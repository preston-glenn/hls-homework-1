==> flow/design.v <==
`timescale 1ns / 1ps
module avg_fast( 
    num_in, 
    clk,
    rs,
    ave8
  ) ;
  input clk ;
  input rs;
  input [7:0] num_in ;
  output [7:0] ave8 ;
  reg [7:0] registers [7:0] ;
  always @(posedge clk) begin
		if(rs) begin
		 registers[0] <= 8'd0;
		 registers[1] <= 8'd0;
		 registers[2] <= 8'd0;
		 registers[3] <= 8'd0;
		 registers[4] <= 8'd0;
		 registers[5] <= 8'd0;
		 registers[6] <= 8'd0;
		 registers[7] <= 8'd0;
      end else begin
		 registers[0] <= num_in;
		 registers[1] <= registers[0];
		 registers[2] <= registers[1];
		 registers[3] <= registers[2];
		 registers[4] <= registers[3];
		 registers[5] <= registers[4];
		 registers[6] <= registers[5];
		 registers[7] <= registers[6];	
	 end
  end
wire [10:0] sum = registers[0] + registers[1] + registers[2] + registers[3] + registers[4] + registers[5] + registers[6] + registers[7];
assign ave8 = sum[10:3];
endmodule
From RTL to reports: avg_fast --
The steps from the RTL of avg_fast to its reports follow in flow order. Line numbers count from 1 in the design file above. Operators: Yosys type, input widths -> output width; for muxes data width and select width s. Library cell names are shortened. Not given: n/a
Inputs: top module avg_fast, clock port clk, cell library sky130hd, timing corner tt_025C_1v80

After elaboration --
Yosys after proc, flatten, opt, wreduce and memory -nomap, before mapping. Enables and synchronous resets that opt folds into registers are not counted as muxes. Print and check cells are not counted. Equal cells are merged and count once.
Bit counts: bits in registers 64, bits of input ports 10, output and inout port bits 8, elaborated cells 15
Cells by class: $add $sub $neg 7
Operators by type and width (count):
- $add 11x8->11 | 4
- $add 10x8->11 | 1
- $add 9x8->10 | 1
- $add 8x8->9 | 1

Longest topological paths --
Yosys ltp: most cells in a row. Word level: on the elaborated netlist, between registers, memories and ports. Mapped: between sequential cells and ports; inverters and the memories' decode and read muxes count.
Logic depth: depth in word-level cells 7, ABC_AREA 0, depth in mapped cells 15, depth with buffers taken out 15

Netlist --
The flow's flattened synthesis, as Yosys stat reports it; memories are mapped. The netlist is that of the ABC_AREA named above (0 if unset); the other value can give another one.
Synthesis totals: cells in the netlist 338, cell area after synthesis 3286.9 sq um, sequential area 1281.2 sq um, flip-flop cells 64, buffer cells 8
Cells by type:
- dfxtp_1 | count 64, area in all 1.28E+03 sq um
- fa_1 | count 46, area in all 920.883 sq um
- inv_1 | count 110, area in all 412.896 sq um
- nor2_1 | count 51, area in all 191.434 sq um
- ha_1 | count 10, area in all 125.12 sq um
- nor2b_1 | count 18, area in all 112.608 sq um
- a21oi_1 | count 6, area in all 30.029 sq um
- clkbuf_1 | count 7, area in all 26.275 sq um
- xnor2_1 | count 3, area in all 26.275 sq um
- xor2_1 | count 2, area in all 17.517 sq um
- a221oi_2 | count 1, area in all 15.014 sq um
- nand2_1 | count 4, area in all 15.014 sq um
- buf_6 | count 1, area in all 11.261 sq um
- o21ai_0 | count 2, area in all 10.01 sq um
- a21oi_2 | count 1, area in all 8.758 sq um
- a2bb2oi_1 | count 1, area in all 8.758 sq um
- nand4b_1 | count 1, area in all 8.758 sq um
- a21o_1 | count 1, area in all 7.507 sq um
Other cell types: 9; their cells: 9.

Worst setup path after synthesis --
Path of least setup slack by OpenSTA after synthesis, without wires, with an ideal clock, recovery checks aside; 20% of the period is set as input and as output delay. Where synthesis merged equal registers, the netlist keeps one of their names.
Path after synthesis: kind reg2out, from register registers[0][3], to output port ave8[5], period 5.5 ns, output delay 1.100 ns, arrival 3.757 ns, slack 0.643 ns, delay of the path 3.757 ns, stages on the path 14, path buffers 0, synthesis period reached 4.857 ns
"delay of the path" is the arrival time less input delay plus setup time. At an output port there is no setup time. "stages on the path" counts driving pins, that of a launching flip-flop among them; a cell with two outputs on the path counts twice. "synthesis period reached" = period - worst setup slack (recovery checks aside). The figure is calculated, with input and output delays left at 20% of the set period. Between the ends stands the longest chain of elaborated cells between them, by number of cells; it is not shown to be the way that was timed. Of several equally long chains one is given. A line is the first line of the expression or statement that the cell stems from. Yosys adds cells for indexed reads and writes and turns some case tables into memories.
On the way, after synthesis: cell sequence dfxtp_1 > inv_1 > fa_1 > inv_1 > fa_1 > fa_1 > inv_1 > fa_1 > inv_1 > fa_1 > a21o_1 > a21oi_1 > o21ai_0 > xor2_1, length of the longest elaborated chain 7
Ends and longest elaborated chain, after synthesis:
- start: declaration | RTL line 12 | reg [7:0] registers [7:0] ;
- start: assignment | RTL line 15 | registers[0] <= 8'd0;
- start: assignment | RTL line 24 | registers[0] <= num_in;
- $add 8x8->9 | RTL line 34 | wire [10:0] sum = registers[0] + registers[1] + registers[2] + registers[3] + registers[4] + registers[5] + re ...
- $add 9x8->10 | RTL line 34
- $add 10x8->11 | RTL line 34
- $add 11x8->11 (4 in a row) | RTL line 34
- end: declaration | RTL line 11 | output [7:0] ave8 ;

Path in the finished layout --
From the final timing report of run A: the path of least setup slack in the routed layout; clock arrival at registers is part of the times.
Path post-layout: kind reg2out, from register registers[0][3], to output port ave8[5], period 9.05 ns, output delay 1.81 ns, arrival 4.79 ns, slack 2.45 ns, stages on the path 15, path buffers 1
Between the ends stands the longest chain of elaborated cells between them, by number of cells; it is not shown to be the way that was timed. Of several equally long chains one is given.
On the way, post-layout: cell sequence dfxtp_1 > inv_1 > fa_1 > inv_1 > fa_1 > fa_1 > inv_1 > fa_1 > inv_1 > fa_1 > a21o_1 > a21oi_1 > o21ai_0 > xor2_1 > clkdlybuf4s50_1, length of the longest elaborated chain 7
Ends and longest elaborated chain, post-layout:
- start: declaration | RTL line 12 | reg [7:0] registers [7:0] ;
- start: assignment | RTL line 15 | registers[0] <= 8'd0;
- start: assignment | RTL line 24 | registers[0] <= num_in;
- $add 8x8->9 | RTL line 34 | wire [10:0] sum = registers[0] + registers[1] + registers[2] + registers[3] + registers[4] + registers[5] + re ...
- $add 9x8->10 | RTL line 34
- $add 10x8->11 | RTL line 34
- $add 11x8->11 (4 in a row) | RTL line 34
- end: declaration | RTL line 11 | output [7:0] ave8 ;

Measured results for avg_fast: 2 stored runs of the Yosys and OpenROAD flow on sky130hd. The settings differ; the order carries no meaning. The constraints put input and output delay at 20% of the set period each and load the outputs with 0.01 pF.
"achieved clock period" = clock period - worst setup slack. The figure is calculated, with input and output delays left at 20% of the set period.
"worst setup path time" = time allowed to the worst setup path (clock period - input delay - output delay, where it has them) - its slack; a late launch clock adds to it, a late capture clock takes from it.
"power" rests on the timing tool's default activity at the inputs, not on a simulated workload.
[run A] settings: period_ns=9.05, CORE_UTILIZATION=50, SETUP_SLACK_MARGIN=1.03, PLACE_DENSITY_LB_ADDON=0.15, CORE_ASPECT_RATIO=1.59, CORE_MARGIN=2, CELL_PAD_IN_SITES_GLOBAL_PLACEMENT=2, CELL_PAD_IN_SITES_DETAIL_PLACEMENT=1, TNS_END_PERCENT=15, GPL_TIMING_DRIVEN=0, CAP_MARGIN=25, SLEW_MARGIN=30
[run A] result: chip area after synthesis (Yosys) 3286.9 sq um, die area 7255.9 sq um, standard-cell area of the final layout 3797.4 sq um, utilization 0.59, worst setup slack after layout 2.450 ns, total negative slack 0.000 ns, worst hold slack 0.461 ns, power 0.6905 mW, achieved clock period 6.600 ns, worst setup path time 4.79 ns, worst setup path kind reg2out
[run B] settings: period_ns=5.26, CORE_UTILIZATION=40, SETUP_SLACK_MARGIN=0.46, PLACE_DENSITY=0.95, CORE_MARGIN=6, CELL_PAD_IN_SITES_GLOBAL_PLACEMENT=2, CELL_PAD_IN_SITES_DETAIL_PLACEMENT=2, GPL_ROUTABILITY_DRIVEN=1, CTS_CLUSTER_SIZE=58, CTS_CLUSTER_DIAMETER=149, CAP_MARGIN=20, SLEW_MARGIN=20
[run B] result: chip area after synthesis (Yosys) 3286.9 sq um, die area 10537.0 sq um, standard-cell area of the final layout 4051.4 sq um, utilization 0.516, worst setup slack after layout -0.137 ns, total negative slack -0.491 ns, worst hold slack 0.471 ns, power 1.262 mW, achieved clock period 5.397 ns, worst setup path time 4.34 ns, worst setup path kind reg2out
